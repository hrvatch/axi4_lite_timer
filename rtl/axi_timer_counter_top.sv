==> flow/design.v <==
module axi_timer #(
  parameter AXI_ADDR_BW_p = 12     
) (
  input logic  clk,
  input logic  rst_n,
  input logic [AXI_ADDR_BW_p-1:0] i_axi_awaddr,
  input logic  i_axi_awvalid,
  input logic [31:0] i_axi_wdata,
  input logic i_axi_wvalid,
  input logic i_axi_bready,
  input logic [AXI_ADDR_BW_p-1:0] i_axi_araddr,
  input logic i_axi_arvalid,
  input logic i_axi_rready,
  output logic o_axi_awready,
  output logic o_axi_wready,
  output logic [1:0] o_axi_bresp,
  output logic o_axi_bvalid,
  output logic o_axi_arready,
  output logic [31:0] o_axi_rdata,
  output logic [1:0] o_axi_rresp,
  output logic o_axi_rvalid,
  output logic o_cnt0_en,
  output logic o_cnt0_reload,
  output logic o_cnt0_count_up,
  output logic [31:0] o_cnt0_load_value,
  output logic [31:0] o_cnt0_compare_value,
  input  logic [31:0] i_cnt0_value,
  output logic o_cnt1_en,
  output logic o_cnt1_reload,
  output logic o_cnt1_count_up,
  output logic o_cnt1_src,
  output logic [31:0] o_cnt1_load_value,
  output logic [31:0] o_cnt1_compare_value,
  input  logic [31:0] i_cnt1_value
);
  localparam logic [1:0] RESP_OKAY   = 2'b00;
  localparam logic [1:0] RESP_EXOKAY = 2'b01;
  localparam logic [1:0] RESP_SLVERR = 2'b10;
  localparam logic [1:0] RESP_DECERR = 2'b11;
  logic s_cnt0_en;
  logic s_cnt0_reload;
  logic s_cnt0_count_up;
  logic [31:0] s_cnt0_load_value;
  logic [31:0] s_cnt0_compare_value;
  logic s_cnt1_en;
  logic s_cnt1_reload;
  logic s_cnt1_count_up;
  logic s_cnt1_src;
  logic [31:0] s_cnt1_load_value;
  logic [31:0] s_cnt1_compare_value;
  assign o_cnt0_en = s_cnt0_en;
  assign o_cnt0_reload = s_cnt0_reload;
  assign o_cnt0_count_up = s_cnt0_count_up;
  assign o_cnt0_load_value = s_cnt0_load_value;
  assign o_cnt0_compare_value = s_cnt0_compare_value;
  assign o_cnt1_en = s_cnt1_en;
  assign o_cnt1_reload = s_cnt1_reload;
  assign o_cnt1_count_up = s_cnt1_count_up;
  assign o_cnt1_src = s_cnt1_src;
  assign o_cnt1_load_value = s_cnt1_load_value;
  assign o_cnt1_compare_value = s_cnt1_compare_value;
  logic [1:0]  c_axi_wresp;
  logic [3:0]  c_axi_wstrb;
  logic [31:0] c_axi_wdata;
  logic s_axi_wdata_buf_used;
  logic [31:0] s_axi_wdata_buf;
  logic [3:0]  s_axi_wstrb_buf;
  logic [1:0]  s_axi_bresp;
  logic [AXI_ADDR_BW_p-1:0] s_axi_awaddr_buf;
  logic [AXI_ADDR_BW_p-1:0] c_axi_awaddr;
  logic s_axi_awaddr_buf_used;
  logic s_axi_awvalid;
  logic s_axi_wvalid;
  logic s_axi_bvalid;
  logic s_axi_awready;
  logic s_axi_wready;
  logic s_awaddr_done;
  logic [AXI_ADDR_BW_p-1:0] s_axi_awaddr;
  assign o_axi_awready = !s_axi_awaddr_buf_used & s_axi_awvalid;
  assign o_axi_wready  = !s_axi_wdata_buf_used & s_axi_wvalid;
  logic write_response_stalled;
  logic valid_write_address;
  logic valid_write_data;
  assign write_response_stalled = o_axi_bvalid & ~i_axi_bready;
  assign valid_write_address = s_axi_awaddr_buf_used | (i_axi_awvalid & o_axi_awready);
  assign valid_write_data = s_axi_wdata_buf_used | (i_axi_wvalid & o_axi_wready);
  always_ff @(posedge clk) begin
    if (!rst_n) begin
      s_axi_awvalid <= 1'b0;
      s_axi_awaddr_buf_used <= 1'b0;
    end else begin
      s_axi_awvalid <= 1'b1;
      if (i_axi_awvalid && o_axi_awready && (write_response_stalled || !valid_write_data)) begin
        s_axi_awaddr_buf <= i_axi_awaddr;
        s_axi_awaddr_buf_used <= 1'b1;
      end else if (s_axi_awaddr_buf_used && valid_write_data && (!o_axi_bvalid || i_axi_bready)) begin
        s_axi_awaddr_buf_used <= 1'b0;
      end
    end
  end
  always_ff @(posedge clk) begin
    if (!rst_n) begin
      s_axi_wdata_buf_used <= 1'b0;
      s_axi_wvalid <= 1'b0;
    end else begin
      s_axi_wvalid <= 1'b1;
      if (i_axi_wvalid && o_axi_wready && (write_response_stalled || !valid_write_address)) begin
        s_axi_wdata_buf <= i_axi_wdata;
        s_axi_wdata_buf_used <= 1'b1;
      end else if (s_axi_wdata_buf_used && valid_write_address && (!o_axi_bvalid || i_axi_bready)) begin
        s_axi_wdata_buf_used <= 1'b0;
      end
    end
  end
  assign c_axi_awaddr = s_axi_awaddr_buf_used ? s_axi_awaddr_buf : i_axi_awaddr;
  assign c_axi_wdata  = s_axi_wdata_buf_used  ? s_axi_wdata_buf : i_axi_wdata;
  always_ff @(posedge clk) begin
    if (!rst_n) begin
      s_axi_bvalid <= 1'b0;
      s_cnt0_en <= 1'b0;
      s_cnt0_reload <= 1'b0;
      s_cnt0_count_up <= 1'b0;
      s_cnt0_load_value <= '0;
      s_cnt0_compare_value <= '0;
      s_cnt1_en <= 1'b0;
      s_cnt1_reload <= 1'b0;
      s_cnt1_count_up <= 1'b0;
      s_cnt1_src <= 1'b0;
      s_cnt1_load_value <= '0;
      s_cnt1_compare_value <= '0;
    end else begin
      if (valid_write_address && valid_write_data && (!o_axi_bvalid || i_axi_bready)) begin
        s_axi_bresp <= RESP_OKAY;
        s_axi_bvalid <= 1'b1;
        case (c_axi_awaddr[AXI_ADDR_BW_p-1:2])
          'd0 : begin
            s_cnt0_en <= c_axi_wdata[0];
            s_cnt0_reload <= c_axi_wdata[1];
            s_cnt0_count_up <= c_axi_wdata[2];
          end
          'd1 : begin
            s_cnt0_load_value <= c_axi_wdata;
          end
          'd2 : begin
            s_cnt0_compare_value <= c_axi_wdata;
          end
          'd4 : begin
            s_cnt1_en <= c_axi_wdata[0];
            s_cnt1_reload <= c_axi_wdata[1];
            s_cnt1_count_up <= c_axi_wdata[2];
            s_cnt1_src <= c_axi_wdata[3]; 
          end
          'd5 : begin
            s_cnt1_load_value <= c_axi_wdata;
          end
          'd6 : begin
            s_cnt1_compare_value <= c_axi_wdata;
          end
          default: begin
            s_axi_bresp <= RESP_SLVERR;
          end
        endcase
      end else if (o_axi_bvalid && i_axi_bready && !(valid_write_address && valid_write_data)) begin
        s_axi_bvalid <= 1'b0;
      end
    end
  end
  assign o_axi_bresp = s_axi_bresp;
  assign o_axi_bvalid = s_axi_bvalid;
  logic s_axi_rvalid;
  logic [31:0] s_axi_rdata;
  logic [1:0] s_axi_rresp;
  logic s_axi_arready;
  logic [AXI_ADDR_BW_p-1:0] s_araddr_buf;
  logic s_araddr_buf_used;
  logic [AXI_ADDR_BW_p-1:0] c_axi_araddr;
  always_ff @(posedge clk) begin
    if (!rst_n) begin
      s_araddr_buf_used <= 1'b0;
      s_axi_arready <= 1'b0;
    end else begin
      s_axi_arready <= 1'b1;
      if (i_axi_arvalid && o_axi_arready && o_axi_rvalid && !i_axi_rready) begin
        s_araddr_buf <= i_axi_araddr;
        s_araddr_buf_used <= 1'b1;
      end 
      else if (s_araddr_buf_used && (!o_axi_rvalid || i_axi_rready)) begin
        s_araddr_buf_used <= 1'b0;
      end
    end
  end
  assign c_axi_araddr = s_araddr_buf_used ? s_araddr_buf : i_axi_araddr;
  assign o_axi_arready = !s_araddr_buf_used & s_axi_arready;
  always_ff @(posedge clk) begin
    if (!rst_n) begin
      s_axi_rvalid <= 1'b0;
    end else begin
      if ((s_araddr_buf_used || (i_axi_arvalid && o_axi_arready)) && (!o_axi_rvalid || i_axi_rready)) begin
        s_axi_rresp <= RESP_OKAY;
        s_axi_rvalid <= 1'b1;
        s_axi_rdata <= '0;
        case (c_axi_araddr[AXI_ADDR_BW_p-1:2])
          'd0 : begin
            s_axi_rdata[0] <= s_cnt0_en;
            s_axi_rdata[1] <= s_cnt0_reload;
            s_axi_rdata[2] <= s_cnt0_count_up;
          end
          'd1 : begin
            s_axi_rdata <= s_cnt0_load_value;
          end
          'd2 : begin
            s_axi_rdata <= s_cnt0_compare_value;
          end
          'd3 : begin
            s_axi_rdata <= i_cnt0_value;
          end
          'd4 : begin
            s_axi_rdata[0] <= s_cnt1_en;
            s_axi_rdata[1] <= s_cnt1_reload; 
            s_axi_rdata[2] <= s_cnt1_count_up;
            s_axi_rdata[3] <= s_cnt1_src; 
          end
          'd5 : begin
            s_axi_rdata <= s_cnt1_load_value;
          end
          'd6 : begin
            s_axi_rdata <= s_cnt1_compare_value;
          end
          'd7 : begin
            s_axi_rdata <= i_cnt1_value;
          end
          default: begin
            s_axi_rdata <= 32'hdeaddead;
            s_axi_rresp <= RESP_SLVERR;
          end
        endcase
      end else if (o_axi_rvalid && i_axi_rready && !s_araddr_buf_used && !(i_axi_arvalid && o_axi_arready)) begin
        s_axi_rvalid <= 1'b0;
      end
    end
  end
  assign o_axi_rdata = s_axi_rdata;
  assign o_axi_rresp = s_axi_rresp;
  assign o_axi_rvalid = s_axi_rvalid;
endmodule : axi_timer
module axi_timer_counter_top #(
  parameter AXI_ADDR_BW_p = 12     
) (
  input logic  clk,
  input logic  rst_n,
  input logic [AXI_ADDR_BW_p-1:0] i_axi_awaddr,
  input logic  i_axi_awvalid,
  input logic [31:0] i_axi_wdata,
  input logic i_axi_wvalid,
  input logic i_axi_bready,
  input logic [AXI_ADDR_BW_p-1:0] i_axi_araddr,
  input logic i_axi_arvalid,
  input logic i_axi_rready,
  output logic o_axi_awready,
  output logic o_axi_wready,
  output logic [1:0] o_axi_bresp,
  output logic o_axi_bvalid,
  output logic o_axi_arready,
  output logic [31:0] o_axi_rdata,
  output logic [1:0] o_axi_rresp,
  output logic o_axi_rvalid,
  output logic o_cnt0_done,
  output logic o_cnt1_done
);
  logic s_cnt0_en;
  logic s_cnt0_reload;
  logic s_cnt0_count_up;
  logic [31:0] s_cnt0_load_value;
  logic [31:0] s_cnt0_compare_value;
  logic [31:0] s_cnt0_value;
  logic s_cnt1_en;
  logic s_cnt1_reload;
  logic s_cnt1_count_up;
  logic s_cnt1_src;
  logic [31:0] s_cnt1_load_value;
  logic [31:0] s_cnt1_compare_value;
  logic [31:0] s_cnt1_value;
  axi_timer #(
    .AXI_ADDR_BW_p ( AXI_ADDR_BW_p )
  ) axi_timer_inst (
    .clk                  ( clk                   ),
    .rst_n                ( rst_n                 ),
    .i_axi_awaddr         ( i_axi_awaddr          ),
    .i_axi_awvalid        ( i_axi_awvalid         ),
    .i_axi_wdata          ( i_axi_wdata           ),
    .i_axi_wvalid         ( i_axi_wvalid          ),
    .i_axi_bready         ( i_axi_bready          ),
    .i_axi_araddr         ( i_axi_araddr          ),
    .i_axi_arvalid        ( i_axi_arvalid         ),
    .i_axi_rready         ( i_axi_rready          ),
    .o_axi_awready        ( o_axi_awready         ),
    .o_axi_wready         ( o_axi_wready          ),
    .o_axi_bresp          ( o_axi_bresp           ),
    .o_axi_bvalid         ( o_axi_bvalid          ),
    .o_axi_arready        ( o_axi_arready         ),
    .o_axi_rdata          ( o_axi_rdata           ),
    .o_axi_rresp          ( o_axi_rresp           ),
    .o_axi_rvalid         ( o_axi_rvalid          ),
    .o_cnt0_en            ( s_cnt0_en             ),
    .o_cnt0_reload        ( s_cnt0_reload         ),
    .o_cnt0_count_up      ( s_cnt0_count_up       ),
    .o_cnt0_load_value    ( s_cnt0_load_value     ),
    .o_cnt0_compare_value ( s_cnt0_compare_value  ),
    .i_cnt0_value         ( s_cnt0_value          ),
    .o_cnt1_en            ( s_cnt1_en             ),
    .o_cnt1_reload        ( s_cnt1_reload         ),
    .o_cnt1_count_up      ( s_cnt1_count_up       ),
    .o_cnt1_src           ( s_cnt1_src            ),
    .o_cnt1_load_value    ( s_cnt1_load_value     ),
    .o_cnt1_compare_value ( s_cnt1_compare_value  ),
    .i_cnt1_value         ( s_cnt1_value          )
  );
  timer_counter timer_counter_inst (
    .clk                  ( clk                   ),
    .rst_n                ( rst_n                 ),
    .i_cnt0_en            ( s_cnt0_en             ),
    .i_cnt0_reload        ( s_cnt0_reload         ),
    .i_cnt0_count_up      ( s_cnt0_count_up       ),
    .i_cnt0_load_value    ( s_cnt0_load_value     ),
    .i_cnt0_compare_value ( s_cnt0_compare_value  ),
    .o_cnt0_value         ( s_cnt0_value          ),
    .i_cnt1_en            ( s_cnt1_en             ),
    .i_cnt1_reload        ( s_cnt1_reload         ),
    .i_cnt1_count_up      ( s_cnt1_count_up       ),
    .i_cnt1_src           ( s_cnt1_src            ),
    .i_cnt1_load_value    ( s_cnt1_load_value     ),
    .i_cnt1_compare_value ( s_cnt1_compare_value  ),
    .o_cnt1_value         ( s_cnt1_value          ),
    .o_cnt0_done          ( o_cnt0_done           ),
    .o_cnt1_done          ( o_cnt1_done           )
  );
endmodule : axi_timer_counter_top
module timer_counter (
  input logic clk,
  input logic rst_n,
  input logic i_cnt0_en,
  input logic i_cnt0_reload,
  input logic i_cnt0_count_up,
  input logic [31:0] i_cnt0_load_value,
  input logic [31:0] i_cnt0_compare_value,
  input logic i_cnt1_en,
  input logic i_cnt1_reload,
  input logic i_cnt1_count_up,
  input logic i_cnt1_src,
  input logic [31:0] i_cnt1_load_value,
  input logic [31:0] i_cnt1_compare_value,
  output logic [31:0] o_cnt0_value,
  output logic [31:0] o_cnt1_value,
  output logic o_cnt0_done,
  output logic o_cnt1_done
);
  logic [31:0] s_cnt0_value;
  logic s_cnt0_done;
  logic [31:0] s_cnt1_value;
  logic s_cnt1_done;
  assign o_cnt0_done = s_cnt0_done & i_cnt0_en;
  assign o_cnt1_done = s_cnt1_done & i_cnt1_en; 
  assign o_cnt0_value = s_cnt0_value;
  assign o_cnt1_value = s_cnt1_value;
  always_ff @(posedge clk) begin
    if (!rst_n) begin
      s_cnt0_done <= 1'b0;
      s_cnt0_value <= '0;
    end else begin
      s_cnt0_done <= 1'b0;
      if (i_cnt0_en) begin
        if (i_cnt0_count_up) begin
          s_cnt0_value <= s_cnt0_value + 1;
        end else begin
          s_cnt0_value <= s_cnt0_value - 1;
        end
        if (s_cnt0_value == i_cnt0_compare_value) begin
          s_cnt0_done <= 1'b1;
          if (i_cnt0_reload) begin
            s_cnt0_value <= i_cnt0_load_value;
          end
        end
      end else begin
        s_cnt0_value <= i_cnt0_load_value;
      end
    end
  end
  always_ff @(posedge clk) begin
    if (!rst_n) begin
      s_cnt1_done <= 1'b0;
      s_cnt1_value <= '0;
    end else begin
      s_cnt1_done <= 1'b0;
      if (i_cnt1_en) begin
        if (!i_cnt1_src || (i_cnt1_src && s_cnt0_done)) begin
          if (i_cnt1_count_up) begin
            s_cnt1_value <= s_cnt1_value + 1;
          end else begin
            s_cnt1_value <= s_cnt1_value - 1;
          end
        end
        if (s_cnt1_value == i_cnt1_compare_value) begin
          s_cnt1_done <= 1'b1;
          if (i_cnt1_reload) begin
            s_cnt1_value <= i_cnt1_load_value;
          end
        end
      end else begin
        s_cnt1_value <= i_cnt1_load_value;
      end
    end
  end
endmodule : timer_counter
== From RTL to reports: axi_timer_counter_top ==
Tool output for the design above, in the order of the flow.
Line numbers count from 1 in the design file above.
Operators carry their Yosys type and port widths (W data, S select, Z words).
Library cell names are shortened.
Not given: n/a

* Top module: axi_timer_counter_top
* Clock port: clk
* Library: sky130hd
* Library corner: tt_025C_1v80

== Word level ==
Source: Yosys, flattened and elaborated, memories not mapped. Widths are those after wreduce. Registers that Yosys merges into a memory's read port (data or address) are not register bits. Print and check cells do not count. Equal cells are merged and count once.

* Flip-flop bits (word level): 299
* Cells after elaboration: 153

* Add/subtract/negate cells: 4
* Reductions and logical operators: 61
* Multiplexer cells: 32
* Bitwise logic cells: 11
* Equal/unequal tests: 14

{| class="wikitable"
|+ Operator list
! cell !! number
|-
| $mux W32 || 10
|-
| $pmux W28 S7 || 1
|-
| $eq A10 B3 Y1 const B || 7
|-
| $add A32 B1 Y32 const B || 2
|-
| $sub A32 B1 Y32 const B || 2
|-
| $eq A32 B32 Y1 || 2
|-
| $pmux W1 S8 || 4
|-
| $eq A10 B2 Y1 const B || 3
|-
| $reduce_and A2 Y1 || 13
|-
| $mux W12 || 2
|-
| $logic_and A1 B1 Y1 || 21
|-
| $eq A10 B1 Y1 const B || 2
|-
| $logic_not A10 Y1 || 2
|-
| $mux W1 || 13
|-
| $logic_not A1 Y1 || 11
|-
| $reduce_bool A2 Y1 || 5
|-
| $and A1 B1 Y1 || 8
|-
| $reduce_or A8 Y1 || 1
|-
| $logic_or A1 B1 Y1 || 6
|-
| $reduce_or A6 Y1 || 1
|-
| $mux W2 || 2
|-
| $or A1 B1 Y1 || 2
|-
| $reduce_or A2 Y1 || 1
|-
| $not A1 Y1 || 1
|}

== Logic depth ==
Yosys ltp: most cells in a row. Word level: on the elaborated netlist, between registers, memories and ports. Mapped: between sequential cells and ports; inverters and the memories' decode and read muxes count.

* Depth after elaboration: 9
* ABC_AREA: 0
* Depth in mapped cells: 12

== Netlist ==
Source: synth_stat.txt of the flow (Yosys; design flattened, memories mapped). It holds for the ABC_AREA given above (unset counts as 0); a run with the other value may have another netlist.
The area totals of this step are shown rounded.

{| class="wikitable"
|+ Cells by type
! cell type !! number !! total area (um2)
|-
| dfxtp_1 || 207 || 4.14E+03
|-
| edfxtp_1 || 86 || 2.58E+03
|-
| a211oi_1 || 142 || 1.07E+03
|-
| nor2_1 || 219 || 822.038
|-
| ha_1 || 60 || 750.72
|-
| xor2_1 || 79 || 691.914
|-
| mux2i_1 || 58 || 580.557
|-
| a21oi_1 || 86 || 430.413
|-
| a22oi_1 || 50 || 375.36
|-
| clkbuf_1 || 81 || 304.042
|-
| nand2_1 || 77 || 289.027
|-
| a21o_1 || 38 || 285.274
|-
| xnor2_1 || 30 || 262.752
|-
| o21ai_0 || 52 || 260.25
|-
| nand3_1 || 46 || 230.221
|-
| a222oi_1 || 21 || 210.202
|-
| a31oi_1 || 20 || 125.12
|-
| nor4_1 || 20 || 125.12
|}

Not listed: further types 60, cells in them 255.

* Mapped flip-flops: 293
* Mapped area: 15400 um2
* Cells in the netlist: 1627
* Buffer cells: 103
* Sequential area: 6730 um2

By module: a second synthesis without flattening, with its own total; a netlist apart from the flattened one above.

* Cells (unflattened synthesis): 1752
* Area (unflattened synthesis): 16300 um2

Each row is one instance without its submodules.

{| class="wikitable"
|+ By module
! module !! sequential area (um2) !! cells !! area (um2) !! instances
|-
| axi_timer (AXI_ADDR_BW_p=12) || 5410 || 904 || 9860 || 1
|-
| timer_counter || 1320 || 848 || 6450 || 1
|-
| axi_timer_counter_top || 0.0 || 0 || 0.0 || 1
|}

== Worst setup path after synthesis ==
Path of least setup slack by OpenSTA after synthesis, without wires, with an ideal clock, recovery checks aside; 20% of the period is set as input and as output delay. Where synthesis merged equal registers, the netlist keeps one of their names.

* Path kind: input-to-reg
* Start: input rst_n
* End: register axi_timer_inst.s_axi_wdata_buf[0]
* Path slack: 793 ps
* External input delay: 1258 ps
* Period: 6290 ps
* Data arrival time: 4984 ps
* Path buffers: 1
* Path delay: 4239 ps
* Time at the first pin: 1258 ps
* Stages on the path: 3
* Synthesis period reached: 5497 ps

"path delay" is the arrival time less input delay plus setup time.
"stages on the path" counts driving pins, that of a launching flip-flop among them; a cell with two outputs on the path counts twice.
"synthesis period reached" is the clock period less the worst setup slack; recovery checks do not enter. This is arithmetic on one report: input and output delays are still those of the set period (20% each).
The rows between start and end are the longest chain of elaborated cells between them; the timing report does not say that the signal goes this way. Where chains are equally long, one stands for them.
Each line given opens the expression or statement behind the cell; cells for indexed reads and writes are added by Yosys, which also makes memories of some case tables.

* Path through: clkbuf_1 -> nand2_1 -> nor4b_1
* Cells in the longest elaborated chain: 1
* Elaborated cells on any way between the ends: 1
* RTL lines with such cells: 0
* Classes of those cells: 1 x reduce/logical

{| class="wikitable"
|+ Ends and longest elaborated chain, after synthesis
! item !! line !! text
|-
| start: declaration || 250 || <nowiki>input logic  rst_n,</nowiki>
|-
| $reduce_and A2 Y1 || n/a ||
|-
| end: assignment || 108 || <nowiki>s_axi_wdata_buf <= i_axi_wdata;</nowiki>
|-
| end: declaration || 66 || <nowiki>logic [31:0] s_axi_wdata_buf;</nowiki>
|}

== Path in the finished layout ==
Path of least setup slack in the final report of run A (OpenROAD, finished layout, wires in). Where an end is a register, its clock arrival counts in the times.
The report prints the path's times to 10 ps; the period is as set.

* Path kind: reg-to-reg
* Start: register axi_timer_inst.s_cnt0_count_up
* End: register timer_counter_inst.s_cnt0_value[30]
* Path slack: 1860 ps
* Time at the first pin: 520 ps
* Period: 6180 ps
* Data arrival time: 4720 ps
* Stages on the path: 13
* Path buffers: 1

The rows between start and end are the longest chain of elaborated cells between them; the timing report does not say that the signal goes this way. Where chains are equally long, one stands for them.
A register here has more assigning lines than the two given.

* Path through: dfxtp_1 -> inv_1 -> buf_4 -> ha_1 -> nor2b_1 -> o31a_1 -> o31ai_1 -> o211ai_1 -> a211oi_1 -> o31ai_1 -> o21ai_0 -> mux2i_1 -> o211ai_1
* Cells in the longest elaborated chain: 4
* Elaborated cells on any way between the ends: 4
* RTL lines with such cells: 4
* Classes of those cells: 4 x mux

{| class="wikitable"
|+ Ends and longest elaborated chain, post-layout
! item !! line !! text
|-
| start: declaration || 42 || <nowiki>logic s_cnt0_count_up;</nowiki>
|-
| start: assignment || 122 || <nowiki>s_cnt0_count_up <= 1'b0;</nowiki>
|-
| start: assignment || 139 || <nowiki>s_cnt0_count_up <= c_axi_wdata[2];</nowiki>
|-
| $mux W32 || 372 || <nowiki>if (i_cnt0_count_up) begin</nowiki>
|-
| $mux W32 || 379 || <nowiki>if (i_cnt0_reload) begin</nowiki>
|-
| $mux W32 || 377 || <nowiki>if (s_cnt0_value == i_cnt0_compare_value) begin</nowiki>
|-
| $mux W32 || 371 || <nowiki>if (i_cnt0_en) begin</nowiki>
|-
| end: assignment || 373 || <nowiki>s_cnt0_value <= s_cnt0_value + 1;</nowiki>
|-
| end: assignment || 375 || <nowiki>s_cnt0_value <= s_cnt0_value - 1;</nowiki>
|-
| end: declaration || 357 || <nowiki>logic [31:0] s_cnt0_value;</nowiki>
|}

FLOW RESULTS
============

Top module axi_timer_counter_top; platform sky130hd; tools Yosys and OpenROAD; 2 stored runs in no particular order. Input and output delays are each 20% of the period that was set; the output load is 0.01 pF.
"clock period achieved" = clock period - worst setup slack. The figure is calculated, with input and output delays left at 20% of the set period.
"time used up by the worst setup path" = time allowed to the worst setup path (clock period - input delay - output delay, where it has them) - its slack; a late launch clock adds to it, a late capture clock takes from it.
By "total power of the final layout" is meant OpenSTA's value without simulated activity: inputs other than the clock are taken to toggle once in ten clock periods, and the tool carries that through the logic.
"time used up by the worst setup path" is given in steps of 10 ps.
Measured values are rounded.

=== Run A ===
{| class="wikitable"
! Setting !! Value
|-
| period_ns || 6.18
|-
| SETUP_SLACK_MARGIN || 1.56
|-
| CAP_MARGIN || 20
|-
| CORE_MARGIN || 2
|-
| CORE_UTILIZATION || 40
|-
| SLEW_MARGIN || 20
|-
! Result !! Value
|-
| Final worst hold slack || 483 ps
|-
| Lowest setup slack || 1860 ps
|-
| Synthesis area || 15400 um2
|-
| Total power of the final layout || 4.12 mW
|-
| Post-route utilization || 0.475
|-
| Clock period achieved || 4319 ps
|-
| Time used up by the worst setup path || 4320 ps
|-
| Kind of the worst setup path || reg-to-reg
|-
| Full die area || 40000 um2
|-
| Standard-cell area after routing || 17900 um2
|-
| Sum of negative setup slack || 0 ps
|}

=== Run B ===
{| class="wikitable"
! Setting !! Value
|-
| period_ns || 5.65
|-
| CORE_UTILIZATION || 68
|-
| PLACE_DENSITY_LB_ADDON || 0.26
|-
| CELL_PAD_IN_SITES_DETAIL_PLACEMENT || 2
|-
| TNS_END_PERCENT || 75
|-
| GPL_TIMING_DRIVEN || 1
|-
| CTS_CLUSTER_SIZE || 93
|-
| CAP_MARGIN || 20
|-
| CORE_MARGIN || 2
|-
| SLEW_MARGIN || 20
|}
No results, placement failed with DPL-0033.
